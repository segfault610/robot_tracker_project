==> flow/design.v <==
module matrix_transpose_3x3 #(
    parameter M = 3,
    parameter P = 3,
    parameter DATA_WIDTH = 32
)(
    input  wire clk,
    input  wire rst,
    input  wire start,
    input  wire signed [DATA_WIDTH-1:0] a_in,
    input  wire [3:0] a_addr,  
    input  wire a_wen,
    output reg signed [DATA_WIDTH-1:0] c_out,
    output reg c_valid,
    output reg done,
    output reg [3:0] i_count_out  
);
    localparam MAT_SIZE = M*P;
    reg signed [DATA_WIDTH-1:0] A [0:MAT_SIZE-1];
    reg [1:0] row;  
    reg [1:0] col;  
    localparam S_IDLE    = 0;
    localparam S_OUTPUT  = 1;
    localparam S_DONE    = 2;
    reg [1:0] state;
    wire signed [DATA_WIDTH-1:0] result;
    assign result = $signed(A[col*M + row]);  
    always @(posedge clk) begin
        if (a_wen) A[a_addr] <= a_in;
    end
    always @(posedge clk) begin
        if (rst) begin
            i_count_out <= 0;
        end else if (state == S_OUTPUT) begin
             i_count_out <= (row * P + col);
        end
    end
    always @(posedge clk or posedge rst) begin
        if (rst) begin
            state <= S_IDLE;
            row <= 0;
            col <= 0;
            c_valid <= 0;
            done <= 0;
            c_out <= 0;
        end else begin
            c_valid <= 0;  
            done <= 0;     
            case (state)
                S_IDLE: begin
                    if (start) begin
                        row <= 0;
                        col <= 0;
                        state <= S_OUTPUT;
                    end
                end
                S_OUTPUT: begin
                    c_out <= result;
                    c_valid <= 1; 
                    if (col == P-1) begin
                        col <= 0;
                        if (row == M-1) begin
                            state <= S_DONE;  
                        end else begin
                            row <= row + 1;
                            state <= S_OUTPUT;  
                        end
                    end else begin
                        col <= col + 1;
                        state <= S_OUTPUT;  
                    end
                end
                S_DONE: begin
                    done <= 1;
                    state <= S_IDLE;
                end
                default: state <= S_IDLE;
            endcase
        end
    end
endmodule
==> Tool chain data of matrix_transpose_3x3 <==
Tool output for the design above, in the order of the flow.
Line numbers count from 1 in the design file above.
Cell names lack the library's common part.
{ "setup": {"top_module": "matrix_transpose_3x3", "clock_port": "clk", "library": "sky130hd", "corner": "tt_025C_1v80"} }

==> Word level <==
Source: Yosys, flattened and elaborated, memories not mapped. Widths are those after wreduce. Registers that Yosys merges into a memory's read port (data or address) are not register bits. Print and check cells do not count. Equal cells are merged and count once.
Memory sizes are those after Yosys's memory passes, which may raise the word count (mostly to a power of two), join words into wider ones and drop unused or constant bits.
{ "bits": {"clocked_rd_ports_x_width": 32, "regBits": 12, "wordCells": 39, "output_inout_bits": 38, "in_bits": 40, "ram_bits": 288, "n_memories": 1} }
{ "mem_list": {"columns": ["name", "words", "word_bits", "rd", "wr", "line_no", "text"], "rows": [
  ["A", 9, 32, 1, 1, 18, "reg signed [DATA_WIDTH-1:0] A [0:MAT_SIZE-1];"]
]} }
{ "classes": {"n_mul": 2, "reduce_and_logical": 4, "n_addsub": 4, "n_eq": 7, "mux": 15} }
{ "op_table": {"columns": ["cell", "count"], "rows": [
  ["32-bit two-way mux", 1],
  ["2-bit by 2-bit multiplier with 4-bit output with constant B", 2],
  ["2-bit two-way mux", 7],
  ["2-bit parallel mux with 2-bit select", 3],
  ["4-bit by 2-bit adder with 4-bit output", 2],
  ["2-bit equality test with constant B", 3],
  ["2-bit inequality test with constant B", 3],
  ["2-bit by 1-bit adder with 2-bit output with constant B", 2],
  ["4-bit AND reduction", 1],
  ["4-bit two-way mux", 1],
  ["1-bit two-way mux", 3],
  ["2-bit by 1-bit equality test with 1-bit output with constant B", 1],
  ["2-bit logical NOT", 1],
  ["2-bit AND reduction", 1],
  ["2-bit nonzero test", 1]
]} }

==> Depth <==
Yosys ltp: most cells in a row. Word level: on the elaborated netlist, between registers, memories and ports. Mapped: between sequential cells and ports; inverters and the memories' decode and read muxes count.
{ "logic_depth": {"depth_word": 4, "ABC_AREA": 0, "depth_mapped": 10, "ltp_nobuf": 8} }

==> Mapped cells and area <==
Source: synth_stat.txt of the flow (Yosys; design flattened, memories mapped). It holds for the ABC_AREA given above (unset counts as 0); a run with the other value may have another netlist.
{ "synth_totals": {"ff_cells": 333, "sequential_area_um2": 9755.6, "area_um2": 12966.2, "cells": 759, "n_buf": 41} }
{ "types": {"columns": ["cell_type", "count", "type_area_um2"], "rows": [
  ["edfxtp_1", 288, 8.65E+03],
  ["mux2i_1", 133, 1.33E+03],
  ["dfrtp_1", 40, 1000.96],
  ["a22oi_1", 65, 487.968],
  ["nor2b_1", 34, 212.704],
  ["o21ai_1", 33, 165.158],
  ["a21oi_1", 31, 155.149],
  ["nand2_1", 36, 135.13],
  ["buf_12", 6, 120.115],
  ["ha_1", 7, 87.584],
  ["dfxtp_1", 4, 80.077],
  ["fa_1", 4, 80.077],
  ["buf_6", 7, 78.826],
  ["clkbuf_1", 16, 60.058],
  ["buf_2", 9, 45.043],
  ["nor2_1", 11, 41.29],
  ["nand2b_1", 5, 31.28],
  ["a22o_1", 3, 26.275]
]} }
Not listed: further types 16, cells in them 27.

==> Worst setup path after synthesis <==
Path of least setup slack by OpenSTA after synthesis, without wires, with an ideal clock, recovery checks aside; 20% of the period is set as input and as output delay. Where synthesis merged equal registers, the netlist keeps one of their names.
{ "synth_path": {"kind": "input to register", "from": "input port a_addr[1]", "to": "memory A[8][0]", "setup_time_ns": 0.505, "launch_ns": 1.364, "t_required_ns": 6.315, "in_delay_ns": 1.364, "path_buffers": 0, "path_delay_ns": 3.718, "tclk_ns": 6.82, "driving_pins": 1, "setup_slack_ns": 1.738, "t_arrival_ns": 4.577, "synth_period_reached_ns": 5.082} }
"path_delay_ns" is the arrival time less input delay plus setup time.
"driving_pins": output pins that drive a net of the path, with the launching flip-flop's if there is one; two outputs of one cell count as two.
"synth_period_reached_ns" = period - worst setup slack (recovery checks aside). The figure is calculated, with input and output delays left at 20% of the set period.
Between the ends stands the longest chain of elaborated cells between them, by number of cells; it is not shown to be the way that was timed. Of several equally long chains one is given.
A line is the first line of the expression or statement that the cell stems from. Yosys adds cells for indexed reads and writes and turns some case tables into memories.
{ "synth_between": {"cell_sequence": "nor4_1", "elab_chain_len": 1, "cone_cells": 1, "cone_lines": 1, "classes_between": "mux: 1"} }
{ "synth_lines": {"columns": ["item", "line_no", "text"], "rows": [
  ["start: declaration", 10, "input  wire [3:0] a_addr,"],
  ["4-bit two-way mux", 28, "if (a_wen) A[a_addr] <= a_in;"],
  ["end: declaration", 18, "reg signed [DATA_WIDTH-1:0] A [0:MAT_SIZE-1];"]
]} }

==> Timing after layout <==
From the final timing report of flow run A: the path of least setup slack in the routed layout; clock arrival at registers is part of the times.
{ "layout_path": {"kind": "register to register", "from": "register row[1]", "to": "register c_out[22]", "t_required_ns": 4.85, "path_buffers": 1, "tclk_ns": 4.5, "launch_ns": 0.50, "t_arrival_ns": 3.32, "setup_slack_ns": 1.52, "setup_time_ns": 0.15, "driving_pins": 10} }
Between the ends stands the longest chain of elaborated cells between them, by number of cells; it is not shown to be the way that was timed. Of several equally long chains one is given.
At most two assigning lines are given for a register; there are more.
{ "layout_between": {"cell_sequence": "dfrtp_1 fa_1 ha_1 inv_1 fa_1 nor2b_2 buf_4 a22oi_1 nand2_1 o21ai_1", "elab_chain_len": 1, "cone_cells": 1, "cone_lines": 1, "classes_between": "add/sub: 1"} }
{ "layout_lines": {"columns": ["item", "line_no", "text"], "rows": [
  ["start: declaration", 19, "reg [1:0] row;"],
  ["start: assignment", 40, "row <= 0;"],
  ["start: assignment", 64, "row <= row + 1;"],
  ["4-bit by 2-bit adder with 4-bit output", 26, "assign result = $signed(A[col*M + row]);"],
  ["end: declaration", 12, "output reg signed [DATA_WIDTH-1:0] c_out,"]
]} }

Memo
Re: implementation data of matrix_transpose_3x3

matrix_transpose_3x3 through Yosys and OpenROAD on sky130hd: 2 stored runs, unordered, with their settings and measured results. The constraints put input and output delay at 20% of the set period each and load the outputs with 0.01 pF.
By "achieved clock period (ns)" is meant the clock period of the run minus its worst setup slack. This is arithmetic on one report: input and output delays are still those of the set period (20% each).
By "finish__power__total" is meant OpenSTA's value without simulated activity: inputs other than the clock are taken to toggle once in ten clock periods, and the tool carries that through the logic.

settings of flow run A
{
  "period_ns": 4.5,
  "CORE_UTILIZATION": 41,
  "SETUP_SLACK_MARGIN": 0.92,
  "PLACE_DENSITY": 0.87,
  "CORE_MARGIN": 6,
  "CELL_PAD_IN_SITES_GLOBAL_PLACEMENT": 3,
  "GPL_TIMING_DRIVEN": 1,
  "GPL_ROUTABILITY_DRIVEN": 0,
  "CTS_CLUSTER_SIZE": 40,
  "CAP_MARGIN": 15,
  "SLEW_MARGIN": 5,
  "MAX_ROUTING_LAYER": "met5"
}
report of flow run A
yosys chip area after synthesis (um^2): 12966.2
finish__design__die__area: 36037.3
finish__design__instance__area__stdcell: 15203.3
finish__timing__setup__ws: 1.521
finish__timing__setup__tns: 0.000
finish__power__total: 6.145e-03
achieved clock period (ns): 2.979

settings of flow run B
{
  "period_ns": 4.94,
  "CORE_UTILIZATION": 59,
  "SETUP_SLACK_MARGIN": 0.42,
  "PLACE_DENSITY_LB_ADDON": 0.09,
  "CELL_PAD_IN_SITES_GLOBAL_PLACEMENT": 2,
  "CELL_PAD_IN_SITES_DETAIL_PLACEMENT": 0,
  "GPL_ROUTABILITY_DRIVEN": 1,
  "CTS_CLUSTER_SIZE": 84,
  "CTS_CLUSTER_DIAMETER": 96,
  "SLEW_MARGIN": 25,
  "MIN_ROUTING_LAYER": "met1",
  "MAX_ROUTING_LAYER": "met4",
  "CAP_MARGIN": 20,
  "CORE_MARGIN": 2
}
report of flow run B
yosys chip area after synthesis (um^2): 12966.2
finish__design__die__area: 23178.5
finish__design__instance__area__stdcell: 14378.8
finish__timing__setup__ws: 1.621
finish__timing__setup__tns: 0.000
finish__power__total: 4.504e-03
achieved clock period (ns): 3.319
